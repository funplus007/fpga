==> flow/design.v <==
module div_odd_duty50 (
    input wire clk_in,
    input wire rst,
    output wire clk_out
);
parameter cnt_bits = 4 - 1;
parameter cnt_max = 15 - 1;
reg [cnt_bits : 0] cnt_r,cnt_f;
reg clk_r,clk_f;
always @(posedge clk_in or negedge rst) begin
    if(~rst) 
        cnt_r <= 0; 
    else 
        cnt_r <= (cnt_r == cnt_max) ? 0 : (cnt_r + 1'b1);
end
always @(posedge clk_in or negedge rst) begin
    if(~rst) 
        clk_r <= 0; 
    else 
        clk_r <= ((cnt_r == cnt_max) || (cnt_r == cnt_max/2)) ? ~clk_r : clk_r;
end
always @(negedge clk_in or negedge rst) begin
    if(~rst) 
        cnt_f <= 0; 
    else 
        cnt_f <= (cnt_f == cnt_max) ? 0 : (cnt_f + 1'b1);
end
always @(negedge clk_in or negedge rst) begin
    if(~rst) 
        clk_f <= 0; 
    else 
        clk_f <= ((cnt_f == cnt_max) || (cnt_f == cnt_max/2)) ? ~clk_f : clk_f;
end
assign clk_out = clk_r | clk_f;
endmodule
Tool chain data of div_odd_duty50:

Tool output for the design above, in the order of the flow.
Line numbers count from 1 in the design file above.
Operators carry their Yosys type and port widths (W data, S select, Z words).
Not given: n/a

* design top: div_odd_duty50
* clock: clk_in
* cell library: sky130hd
* timing corner: tt_025C_1v80

Word-level counts:

Source: Yosys, flattened and elaborated, memories not mapped. Widths are those after wreduce; folded enables and synchronous resets count as part of the registers. Registers that Yosys merges into a memory's read port (data or address) are not register bits. Print and check cells do not count. Equal cells are merged and count once.

* register bits after elaboration: 10
* input port bits: 2
* cells after elaboration: 17

* $add $sub $neg: 2
* eq/ne operators: 4
* muxes and demuxes: 2
* bitwise logic cells: 3
* reductions and logical operators: 2

Operator list (count)
* $add A4 B1 Y4 const B: 2
* $eq A4 B3 Y1 const B: 2
* $eq A4 B4 Y1 const B: 2
* $mux W4: 2
* $logic_or A1 B1 Y1: 2
* $not A1 Y1: 2
* $or A1 B1 Y1: 1

Depth:

Depth = most cells in a row (Yosys ltp): at word level without a register or memory, in the mapped netlist without a sequential cell, where the memories' decode and read muxes count.

* depth after elaboration: 2
* ABC_AREA: 0
* depth in mapped cells: 3
* depth with buffers taken out: 3

Netlist:

Yosys stat after the flow's synthesis: flattened, memories mapped to cells. It holds for the ABC_AREA given above (unset counts as 0); a run with the other value may have another netlist.

* mapped cells: 39
* synthesis area: 426.7 um2
* sequential part of the area: 250.2 um2
* flip-flop cells: 10
* buffers: 0

Cell types
* sky130_fd_sc_hd__dfrtn_1: count 5, area in all 125.12 um2
* sky130_fd_sc_hd__dfrtp_1: count 5, area in all 125.12 um2
* sky130_fd_sc_hd__nand2b_1: count 4, area in all 25.024 um2
* sky130_fd_sc_hd__mux2_2: count 2, area in all 22.522 um2
* sky130_fd_sc_hd__nand2_1: count 6, area in all 22.522 um2
* sky130_fd_sc_hd__o21ai_0: count 4, area in all 20.019 um2
* sky130_fd_sc_hd__a21oi_2: count 2, area in all 17.517 um2
* sky130_fd_sc_hd__xor2_1: count 2, area in all 17.517 um2
* sky130_fd_sc_hd__a31oi_1: count 2, area in all 12.512 um2
* sky130_fd_sc_hd__nand2_2: count 2, area in all 12.512 um2
* sky130_fd_sc_hd__a21oi_1: count 2, area in all 10.01 um2
* sky130_fd_sc_hd__o21ai_1: count 2, area in all 10.01 um2
* sky130_fd_sc_hd__or2_2: count 1, area in all 6.256 um2

FLOW RESULTS
============

Design div_odd_duty50 on sky130hd. What follows are 2 stored runs of the flow, each under its own settings; their order means nothing. The constraints put input and output delay at 20% of the set period each and load the outputs with 0.01 pF.

### Entry A

==> flow/run.sh <==
#!/bin/bash
# the make line also repeats the synthesis and layout settings of config.mk as NAME=value (left out here)
make -C /OpenROAD-flow-scripts/flow DESIGN_CONFIG=/design/flow/config.mk WORK_HOME=/design/flow/orfs CLKGATE_MAP_FILE= finish
==> flow/config.mk <==
export PLATFORM = sky130hd
export DESIGN_NAME = div_odd_duty50
export DESIGN_NICKNAME = div_odd_duty50
export VERILOG_FILES = /design/flow/design.v
export SDC_FILE = /design/flow/constraint.sdc
export NUM_CORES = 4
export LEC_CHECK = 0
export CAP_MARGIN = 20
export CELL_PAD_IN_SITES_DETAIL_PLACEMENT = 0
export CELL_PAD_IN_SITES_GLOBAL_PLACEMENT = 3
export CORE_MARGIN = 2
export CORE_UTILIZATION = 56
export CTS_CLUSTER_DIAMETER = 277
export CTS_CLUSTER_SIZE = 26
export GPL_ROUTABILITY_DRIVEN = 1
export GPL_TIMING_DRIVEN = 0
export HOLD_SLACK_MARGIN = 0.27
export PLACE_DENSITY = 0.58
export SLEW_MARGIN = 20
export TNS_END_PERCENT = 100
==> flow/constraint.sdc <==
create_clock -name core_clock -period 4.07 [get_ports {clk_in}]
set_input_delay 0.8140 -clock core_clock [delete_from_list [all_inputs] [get_ports {clk_in}]]
set_output_delay 0.8140 -clock core_clock [all_outputs]
set_load 0.01 [all_outputs]

Outcome of entry A: no results, floorplanning failed with PDN-0185

### Entry B

==> flow/run.sh <==
#!/bin/bash
# the make line also repeats the synthesis and layout settings of config.mk as NAME=value (left out here)
make -C /OpenROAD-flow-scripts/flow DESIGN_CONFIG=/design/flow/config.mk WORK_HOME=/design/flow/orfs CLKGATE_MAP_FILE= finish
==> flow/config.mk <==
export PLATFORM = sky130hd
export DESIGN_NAME = div_odd_duty50
export DESIGN_NICKNAME = div_odd_duty50
export VERILOG_FILES = /design/flow/design.v
export SDC_FILE = /design/flow/constraint.sdc
export NUM_CORES = 4
export LEC_CHECK = 0
export CAP_MARGIN = 20
export CELL_PAD_IN_SITES_GLOBAL_PLACEMENT = 2
export CORE_MARGIN = 8
export CORE_UTILIZATION = 50
export CTS_CLUSTER_DIAMETER = 26
export CTS_CLUSTER_SIZE = 14
export MAX_ROUTING_LAYER = met5
export MIN_ROUTING_LAYER = met1
export PLACE_DENSITY = 0.37
export SLEW_MARGIN = 20
==> flow/constraint.sdc <==
create_clock -name core_clock -period 4.19 [get_ports {clk_in}]
set_input_delay 0.8380 -clock core_clock [delete_from_list [all_inputs] [get_ports {clk_in}]]
set_output_delay 0.8380 -clock core_clock [all_outputs]
set_load 0.01 [all_outputs]

Outcome of entry B: no results, floorplanning failed with PDN-0185
